==> flow/design.v <==
module stopwatch_controller(input CLK, input RST, input SS, input CS, input SA, output ADDLATCH, output ME, output MW, output MEMLATCH, output LD, output E, output CLR, output MUXC);
reg [3:0] state;
wire SS_int;
wire CS_int;
wire SA_int;
initial begin
	state = 0;
end
localparam S0 = 0, S1 = 1, S2 = 2, S3 = 3, S4 = 4, S5 = 5, S6 = 6, S7 = 7, S8 = 8, S9 = 9;
assign ME = 1'b0;
assign E = (state == S0 || state == S3 || state == S4 || state == S5 );
assign MUXC = !(state == S6 ||state == S7 || state == S8);
assign ADDLATCH = (state == S4 || state == S7);
assign MEMLATCH = (state == S6);
assign LD = (state != S8);
assign MW = (state != S5);
assign CLR = !(state == S0 || state == S9 || state == S2);
debounce SS_PB(.sig_in(SS), .CLK(CLK), .reset(RST), .sig_out(SS_int));
debounce CS_PB(.sig_in(CS), .CLK(CLK), .reset(RST), .sig_out(CS_int));
debounce SA_sig(.sig_in(~SA), .CLK(CLK), .reset(RST), .sig_out(SA_int));					 
always @(negedge CLK) begin
	if (!RST)
		state <= S0;
	else begin
		case (state)
			S0:
				state <= S9;
			S1:
				if (SS_int)
					state <= S2;
				else if (CS_int)
					state <= S7;
			S2:
				state <= S3;
			S3:
				if (SS_int)
					state <= S1;
				else if (SA_int)
					state <= S4;
			S4:
				state <= S5;
			S5:
				state <= S3;
			S6:
				if (SS_int)
					state <= S8;
				else if (CS_int)
					state <= S1;
				else if (SA_int)
					state <= S7;
			S7:
				state <= S6;
			S8:
				state <= S3;
			S9:
				state <= S1;
			default:
				state <= S0;
		endcase
	end
end
endmodule
module debounce (input sig_in, input CLK, input reset, output sig_out);
	reg D1;
	reg D2;
	always @ (posedge CLK) begin				 
		if (!reset) begin
			D1 <= 1;
			D2 <= 1;
		end
		else begin
			D1 <= sig_in;							 
			D2 <= D1;
		end
	end
	assign sig_out = !D1 & D2;
endmodule
Reports on stopwatch_controller:

The steps from the RTL of stopwatch_controller to its reports follow in flow order.
Line numbers count from 1 in the design file above.
Not given: --

* design top: stopwatch_controller
* clock port: CLK
* standard-cell library: sky130hd
* corner: tt_025C_1v80

Word level:

Yosys after proc, flatten, opt, wreduce and memory -nomap, before mapping. Memory bits, and registers merged into a memory's read port (data or address), are not among the register bits. Print and check cells are not counted. Equal cells are merged and count once.

* output and inout bits: 8
* register bits after elaboration: 10
* bits of input ports: 5

* bitwise gates (word level): 4
* muxes and demuxes: 8
* reductions and logical operators: 16
* eq/ne operators: 14

Operator list (count)
* 4-bit parallel mux with 8-bit select: 1
* 4-bit two-way mux: 7
* 4-bit by 3-bit == test with 1-bit output with constant B: 4
* 1-bit logical OR: 8
* 4-bit by 2-bit == test with 1-bit output with constant B: 2
* 4-bit == test with constant B: 2
* 3-bit by 1-bit inequality test with 1-bit output with constant B: 2
* 1-bit zero test: 5
* 4-bit by 1-bit == test with 1-bit output with constant B: 1
* 4-bit by 1-bit inequality test with 1-bit output with constant B: 1
* 4-bit by 3-bit inequality test with 1-bit output with constant B: 1
* 4-bit inequality test with constant B: 1
* 4-bit zero test: 1
* 1-bit bitwise AND: 3
* 3-bit AND reduction: 1
* 3-bit OR reduction: 1
* 1-bit NOT: 1

Depth:

Longest topological path by Yosys (ltp), each cell counted once; first at word level (registers and memories cut), then after technology mapping (sequential cells cut; the memories' decode and read muxes count).

* depth after elaboration: 6
* ABC_AREA: 0
* gate-level depth with buffers: 5
* mapped depth without buffers: 4

Netlist:

Source: synth_stat.txt of the flow (Yosys; design flattened, memories mapped). It holds for the ABC_AREA given above (unset counts as 0); a run with the other value may have another netlist.
The area totals of this step are shown rounded.

Cells by type (count)
* sky130_fd_sc_hd__dfxtp_1: 10
* sky130_fd_sc_hd__nand2b_1: 6
* sky130_fd_sc_hd__buf_6: 2
* sky130_fd_sc_hd__o31a_1: 2
* sky130_fd_sc_hd__buf_2: 3
* sky130_fd_sc_hd__nand2_1: 4
* sky130_fd_sc_hd__nand3_1: 3
* sky130_fd_sc_hd__nand3b_1: 2
* sky130_fd_sc_hd__nor2_1: 4
* sky130_fd_sc_hd__o21ai_0: 3
* sky130_fd_sc_hd__nand2b_4: 1
* sky130_fd_sc_hd__nor2b_1: 2
* sky130_fd_sc_hd__nor4_1: 2
* sky130_fd_sc_hd__inv_1: 3
* sky130_fd_sc_hd__o2111a_1: 1
* sky130_fd_sc_hd__a21oi_1: 2
* sky130_fd_sc_hd__and2_4: 1
* sky130_fd_sc_hd__nor2b_2: 1

Other cell types: 14; their cells: 14.

* area of sequential cells: 200 sq um
* flip-flop cells: 10
* cells in the netlist: 66
* synthesis area: 554 sq um
* buffer cells: 6

The figures by module come from a second, unflattened synthesis with its own total; it is not the netlist above.

* cell total of the unflattened synthesis: 72
* area (unflattened synthesis): 594 sq um

Rows give one instance, submodules left out.

Modules
* stopwatch_controller: instances 1, seq. area 80.1 sq um, cells 57, area 418 sq um
* debounce: instances 3, seq. area 40.0 sq um, cells 5, area 58.8 sq um

# Flow runs of stopwatch_controller

Below are 2 stored runs of the flow (Yosys, OpenROAD; platform sky130hd) on stopwatch_controller, each with its settings and what was measured, unordered. Constraints: input delay and output delay 20% of the set period each, output load 0.01 pF.
"total design power" rests on the timing tool's default activity at the inputs, not on a simulated workload.
Measured values are rounded.

### Job 1

Settings: `period_ns=3.92`, `CORE_UTILIZATION=17`, `CAP_MARGIN=20`, `CORE_MARGIN=2`, `SLEW_MARGIN=20`

- Total design power: 325 uW
- Yosys chip area after synthesis: 554 sq um
- Die outline area: 3730 sq um
- Utilization in the final report: 29.3%
- Setup TNS: -0.082 ns
- Final worst hold slack: 0.451 ns
- Std-cell area (final layout): 901 sq um
- Setup slack of the worst path: -0.059 ns

### Job 2

Settings: `period_ns=5.92`, `CORE_UTILIZATION=46`, `PLACE_DENSITY_LB_ADDON=0.07`, `TNS_END_PERCENT=70`, `GPL_TIMING_DRIVEN=0`, `MIN_ROUTING_LAYER=met1`, `MAX_ROUTING_LAYER=met5`, `CAP_MARGIN=20`, `CORE_MARGIN=2`, `SLEW_MARGIN=20`

- Total design power: 208 uW
- Setup slack of the worst path: 0.098 ns
- Setup TNS: 0.000 ns
- Utilization in the final report: 66.7%
- Final worst hold slack: 0.445 ns
- Yosys chip area after synthesis: 554 sq um
- Die outline area: 1500 sq um
- Std-cell area (final layout): 741 sq um
